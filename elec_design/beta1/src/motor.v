==> flow/design.v <==
module  motor(
        input                   sclk                    ,  
        input                   s_rst_n                 ,
        input                   direct                  ,  
        input                   stepenable              ,  
        output  reg     [ 3:0]  stepdrive
);
parameter       STEPLOCKOUT     =       32'd40_000             ;
reg     [ 2:0]          state                           ; 
reg     [31:0]          stepcounter                     ;  
always @(posedge sclk or negedge s_rst_n) begin 
        if(!s_rst_n)
                stepcounter     <=      32'b0;
        else if(stepcounter >= STEPLOCKOUT)
                stepcounter     <=      32'b0; 
        else if(stepenable == 1'b1)
                stepcounter     <=      stepcounter + 31'b1;                
end
always @(posedge sclk or negedge s_rst_n) begin 
        if(!s_rst_n)
                state   <=      3'b0;
        else if(direct == 1'b1 && stepcounter >= STEPLOCKOUT)
                state   <=      state + 3'b001; 
        else if(direct == 1'b0 && stepcounter >= STEPLOCKOUT)
                state   <=      state - 3'b001; 
end
always @(posedge sclk or negedge s_rst_n) begin 
        if(!s_rst_n) 
                stepdrive       <=      4'b0;
        else case(state)
                3'b000: stepdrive       <=      4'b0001; 
                3'b001: stepdrive       <=      4'b0011; 
                3'b010: stepdrive       <=      4'b0010; 
                3'b011: stepdrive       <=      4'b0110; 
                3'b100: stepdrive       <=      4'b0100; 
                3'b101: stepdrive       <=      4'b1100; 
                3'b110: stepdrive       <=      4'b1000; 
                3'b111: stepdrive       <=      4'b1001; 
        endcase        
end
endmodule
* From RTL to reports: motor
The steps from the RTL of motor to its reports follow in flow order. Lines are those of the file above, counted from 1. Operators carry their Yosys type and port widths (W data, S select, Z words). Not given: --
Inputs: top module motor, clock port sclk, standard-cell library sky130hd, library corner tt_025C_1v80

* Elaborated design
Source: Yosys, flattened and elaborated, memories not mapped. Widths are those after wreduce. Registers that Yosys merges into a memory's read port (data or address) are not register bits. Print and check cells do not count. Equal cells are merged and count once. Yosys's memory passes give these memory sizes; they may raise the number of words (mostly to a power of two), join words into wider ones and drop unused or constant bits.
Operators by class: add/subtract/negate cells 3, $lt $le $gt $ge 1, mux-type cells 4, bitwise gates (word level) 1, reductions and logical operators 5
Operators with widths (number):
- $mux W32 | 2
- $add A32 B1 Y32 const B | 1
- $ge A32 B16 Y1 const B | 1
- $mux W3 | 2
- $reduce_bool A2 Y1 | 2
- $add A3 B1 Y3 const B | 1
- $sub A3 B1 Y3 const B | 1
- $logic_and A1 B1 Y1 | 2
- $not A1 Y1 | 1
- $logic_not A1 Y1 | 1
Word-level totals: register bits 35, bits in read-only memories 32, word width x clocked read ports 4, memory cells 1, bits of input ports 4, output and inout port bits 4, cells after elaboration 17
Memory list:
- (no name shown) | words 8, width 4, read ports 1, write ports 0, RTL line 30 | else case(state)

* Longest topological paths
Longest topological path by Yosys (ltp), each cell counted once; first at word level (registers and memories cut), then after technology mapping (sequential cells cut; the memories' decode and read muxes count).
Depth: word-level depth 4, ABC_AREA 0, depth in mapped cells 10, gate-level depth less buffers 9

* Synthesis result
Yosys stat after the flow's synthesis: flattened, memories mapped to cells. It holds for the ABC_AREA given above (unset counts as 0); a run with the other value may have another netlist.
Synthesis totals: cells in the netlist 126, chip area (Yosys) 1559.0 um^2, area of sequential cells 975.9 um^2, flip-flops 39, buffers 1
Cells by type:
- sky130_fd_sc_hd__dfrtp_1 | number 39, area in all 975.936 um^2
- sky130_fd_sc_hd__nor2_1 | number 22, area in all 82.579 um^2
- sky130_fd_sc_hd__xnor2_1 | number 9, area in all 78.826 um^2
- sky130_fd_sc_hd__xor2_1 | number 8, area in all 70.067 um^2
- sky130_fd_sc_hd__nand2_1 | number 9, area in all 33.782 um^2
- sky130_fd_sc_hd__a311oi_4 | number 1, area in all 26.275 um^2
- sky130_fd_sc_hd__ha_1 | number 2, area in all 25.024 um^2
- sky130_fd_sc_hd__nand3_1 | number 5, area in all 25.024 um^2
- sky130_fd_sc_hd__nand4_1 | number 4, area in all 25.024 um^2
- sky130_fd_sc_hd__fa_1 | number 1, area in all 20.019 um^2
- sky130_fd_sc_hd__mux2i_1 | number 2, area in all 20.019 um^2
- sky130_fd_sc_hd__nor4_1 | number 3, area in all 18.768 um^2
- sky130_fd_sc_hd__and4_1 | number 2, area in all 17.517 um^2
- sky130_fd_sc_hd__nand3_4 | number 1, area in all 17.517 um^2
- sky130_fd_sc_hd__inv_1 | number 4, area in all 15.014 um^2
- sky130_fd_sc_hd__mux2_4 | number 1, area in all 15.014 um^2
- sky130_fd_sc_hd__buf_6 | number 1, area in all 11.261 um^2
- sky130_fd_sc_hd__or4_4 | number 1, area in all 11.261 um^2
Not listed: further types 10, cells in them 11.

* Timing after synthesis
Path of least setup slack by OpenSTA after synthesis, without wires, with an ideal clock, recovery checks aside; 20% of the period is set as input and as output delay. Where synthesis merged equal registers, the netlist keeps one of their names.
Timing after synthesis: path kind register to register, start register stepcounter[24], end register state[1], period 2.53 ns, library setup time 0.125 ns, launch time at the first pin 0.000 ns, arrival time 2.264 ns, data required time 2.405 ns, slack 0.141 ns, path delay 2.389 ns, stages on the path 8, buffers on the path 1, synthesis period reached 2.389 ns
"path delay" is the arrival time less input delay plus setup time. "stages on the path": output pins that drive a net of the path, with the launching flip-flop's if there is one; two outputs of one cell count as two. "synthesis period reached" is the clock period less the worst setup slack; recovery checks do not enter. This is arithmetic on one report: input and output delays are still those of the set period (20% each). Between the ends stands the longest chain of elaborated cells between them, by number of cells; it is not shown to be the way that was timed. Of several equally long chains one is given. A line is the first line of the expression or statement that the cell stems from. Yosys adds cells for indexed reads and writes and turns some case tables into memories. A register here has more assigning lines than the two given.
On the way, after synthesis: cell sequence sky130_fd_sc_hd__dfrtp_1 sky130_fd_sc_hd__or4_4 sky130_fd_sc_hd__a311oi_4 sky130_fd_sc_hd__nand3_4 sky130_fd_sc_hd__buf_6 sky130_fd_sc_hd__nand2_1 sky130_fd_sc_hd__fa_1 sky130_fd_sc_hd__mux2_4, length of the longest elaborated chain 4, elaborated cells on any way between the ends 6, classes of those cells compare (1); mux (2); reduce/logical (3)
RTL lines, path after synthesis:
- start: declaration | RTL line 10 | reg     [31:0]          stepcounter                     ;
- start: assignment | RTL line 13 | stepcounter     <=      32'b0;
- start: assignment | RTL line 17 | stepcounter     <=      stepcounter + 31'b1;
- $ge A32 B16 Y1 | RTL line 24 | else if(direct == 1'b0 && stepcounter >= STEPLOCKOUT)
- $logic_and A1 B1 Y1 | RTL line 24
- $mux W3 | RTL line 24
- $mux W3 | RTL line 22 | else if(direct == 1'b1 && stepcounter >= STEPLOCKOUT)
- end: assignment | RTL line 23 | state   <=      state + 3'b001;
- end: assignment | RTL line 25 | state   <=      state - 3'b001;
- end: declaration | RTL line 9 | reg     [ 2:0]          state                           ;

* Timing after layout
Path of least setup slack in the final report of job 1 (OpenROAD, finished layout, wires in). Where an end is a register, its clock arrival counts in the times.
Timing post-layout: path kind register to register, start register stepcounter[9], end register state[1], period 3.5 ns, library setup time 0.11 ns, launch time at the first pin 0.29 ns, arrival time 2.74 ns, data required time 3.68 ns, slack 0.95 ns, stages on the path 6, buffers on the path 0
Between the ends stands the longest chain of elaborated cells between them, by number of cells; it is not shown to be the way that was timed. Of several equally long chains one is given. A register here has more assigning lines than the two given.
On the way, post-layout: cell sequence sky130_fd_sc_hd__dfrtp_1 sky130_fd_sc_hd__o41ai_1 sky130_fd_sc_hd__nand3_4 sky130_fd_sc_hd__nand2_1 sky130_fd_sc_hd__fa_1 sky130_fd_sc_hd__mux2_4, length of the longest elaborated chain 4, elaborated cells on any way between the ends 6, classes of those cells compare (1); mux (2); reduce/logical (3)
RTL lines, path post-layout:
- start: declaration | RTL line 10 | reg     [31:0]          stepcounter                     ;
- start: assignment | RTL line 13 | stepcounter     <=      32'b0;
- start: assignment | RTL line 17 | stepcounter     <=      stepcounter + 31'b1;
- $ge A32 B16 Y1 | RTL line 24 | else if(direct == 1'b0 && stepcounter >= STEPLOCKOUT)
- $logic_and A1 B1 Y1 | RTL line 24
- $mux W3 | RTL line 24
- $mux W3 | RTL line 22 | else if(direct == 1'b1 && stepcounter >= STEPLOCKOUT)
- end: assignment | RTL line 23 | state   <=      state + 3'b001;
- end: assignment | RTL line 25 | state   <=      state - 3'b001;
- end: declaration | RTL line 9 | reg     [ 2:0]          state                           ;

Data sheet: physical implementation of motor

Measured results for motor: 2 stored runs of the Yosys and OpenROAD flow on sky130hd. The settings differ; the order carries no meaning. The constraints put input and output delay at 20% of the set period each and load the outputs with 0.01 pF.
By "clock period reached" is meant the clock period of the run minus its worst setup slack. This is arithmetic on one report: input and output delays are still those of the set period (20% each).
"time used up by the worst setup path": the worst setup path's part of the clock period (all of it between registers, 20% less for each end at a port) less its slack. A launch clock that arrives late makes it longer, a capture clock that arrives late makes it shorter.
"total design power": no workload was simulated; the value follows from the tool's default switching activity.

[job 1] flow files
==> flow/run.sh <==
#!/bin/bash
# the make line also repeats the synthesis and layout settings of config.mk as NAME=value (left out here)
make -C /OpenROAD-flow-scripts/flow DESIGN_CONFIG=/design/flow/config.mk WORK_HOME=/design/flow/orfs CLKGATE_MAP_FILE= finish
==> flow/config.mk <==
export PLATFORM = sky130hd
export DESIGN_NAME = motor
export DESIGN_NICKNAME = motor
export VERILOG_FILES = /design/flow/design.v
export SDC_FILE = /design/flow/constraint.sdc
export NUM_CORES = 4
export LEC_CHECK = 0
export CAP_MARGIN = 20
export CELL_PAD_IN_SITES_DETAIL_PLACEMENT = 2
export CELL_PAD_IN_SITES_GLOBAL_PLACEMENT = 3
export CORE_ASPECT_RATIO = 1.33
export CORE_MARGIN = 4
export CORE_UTILIZATION = 45
export PLACE_DENSITY_LB_ADDON = 0.08
export SLEW_MARGIN = 30
export TNS_END_PERCENT = 20
==> flow/constraint.sdc <==
create_clock -name core_clock -period 3.5 [get_ports {sclk}]
set_input_delay 0.7000 -clock core_clock [delete_from_list [all_inputs] [get_ports {sclk}]]
set_output_delay 0.7000 -clock core_clock [all_outputs]
set_load 0.01 [all_outputs]

[job 1] result: final design utilization 55.6%; worst setup slack after layout 0.947 ns; standard-cell area of the final layout 1835.5 um^2; time used up by the worst setup path 2.55 ns; type of the worst setup path register to register; area inside the die boundary 4479.6 um^2; total design power 0.001039 W; mapped cell area after synthesis 1559.0 um^2; clock period reached 2.553 ns

[job 2] flow files
==> flow/run.sh <==
#!/bin/bash
# the make line also repeats the synthesis and layout settings of config.mk as NAME=value (left out here)
make -C /OpenROAD-flow-scripts/flow DESIGN_CONFIG=/design/flow/config.mk WORK_HOME=/design/flow/orfs CLKGATE_MAP_FILE= finish
==> flow/config.mk <==
export PLATFORM = sky130hd
export DESIGN_NAME = motor
export DESIGN_NICKNAME = motor
export VERILOG_FILES = /design/flow/design.v
export SDC_FILE = /design/flow/constraint.sdc
export NUM_CORES = 4
export LEC_CHECK = 0
export CAP_MARGIN = 5
export CORE_MARGIN = 2
export CORE_UTILIZATION = 43
export CTS_CLUSTER_DIAMETER = 166
export CTS_CLUSTER_SIZE = 33
export GPL_ROUTABILITY_DRIVEN = 0
export PLACE_DENSITY_LB_ADDON = 0.2
export SLEW_MARGIN = 20
==> flow/constraint.sdc <==
create_clock -name core_clock -period 1.94 [get_ports {sclk}]
set_input_delay 0.3880 -clock core_clock [delete_from_list [all_inputs] [get_ports {sclk}]]
set_output_delay 0.3880 -clock core_clock [all_outputs]
set_load 0.01 [all_outputs]

[job 2] result: final design utilization 57.2%; worst setup slack after layout -0.203 ns; standard-cell area of the final layout 1954.4 um^2; time used up by the worst setup path 2.14 ns; type of the worst setup path register to register; area inside the die boundary 4122.9 um^2; total design power 0.001557 W; mapped cell area after synthesis 1559.0 um^2; clock period reached 2.143 ns
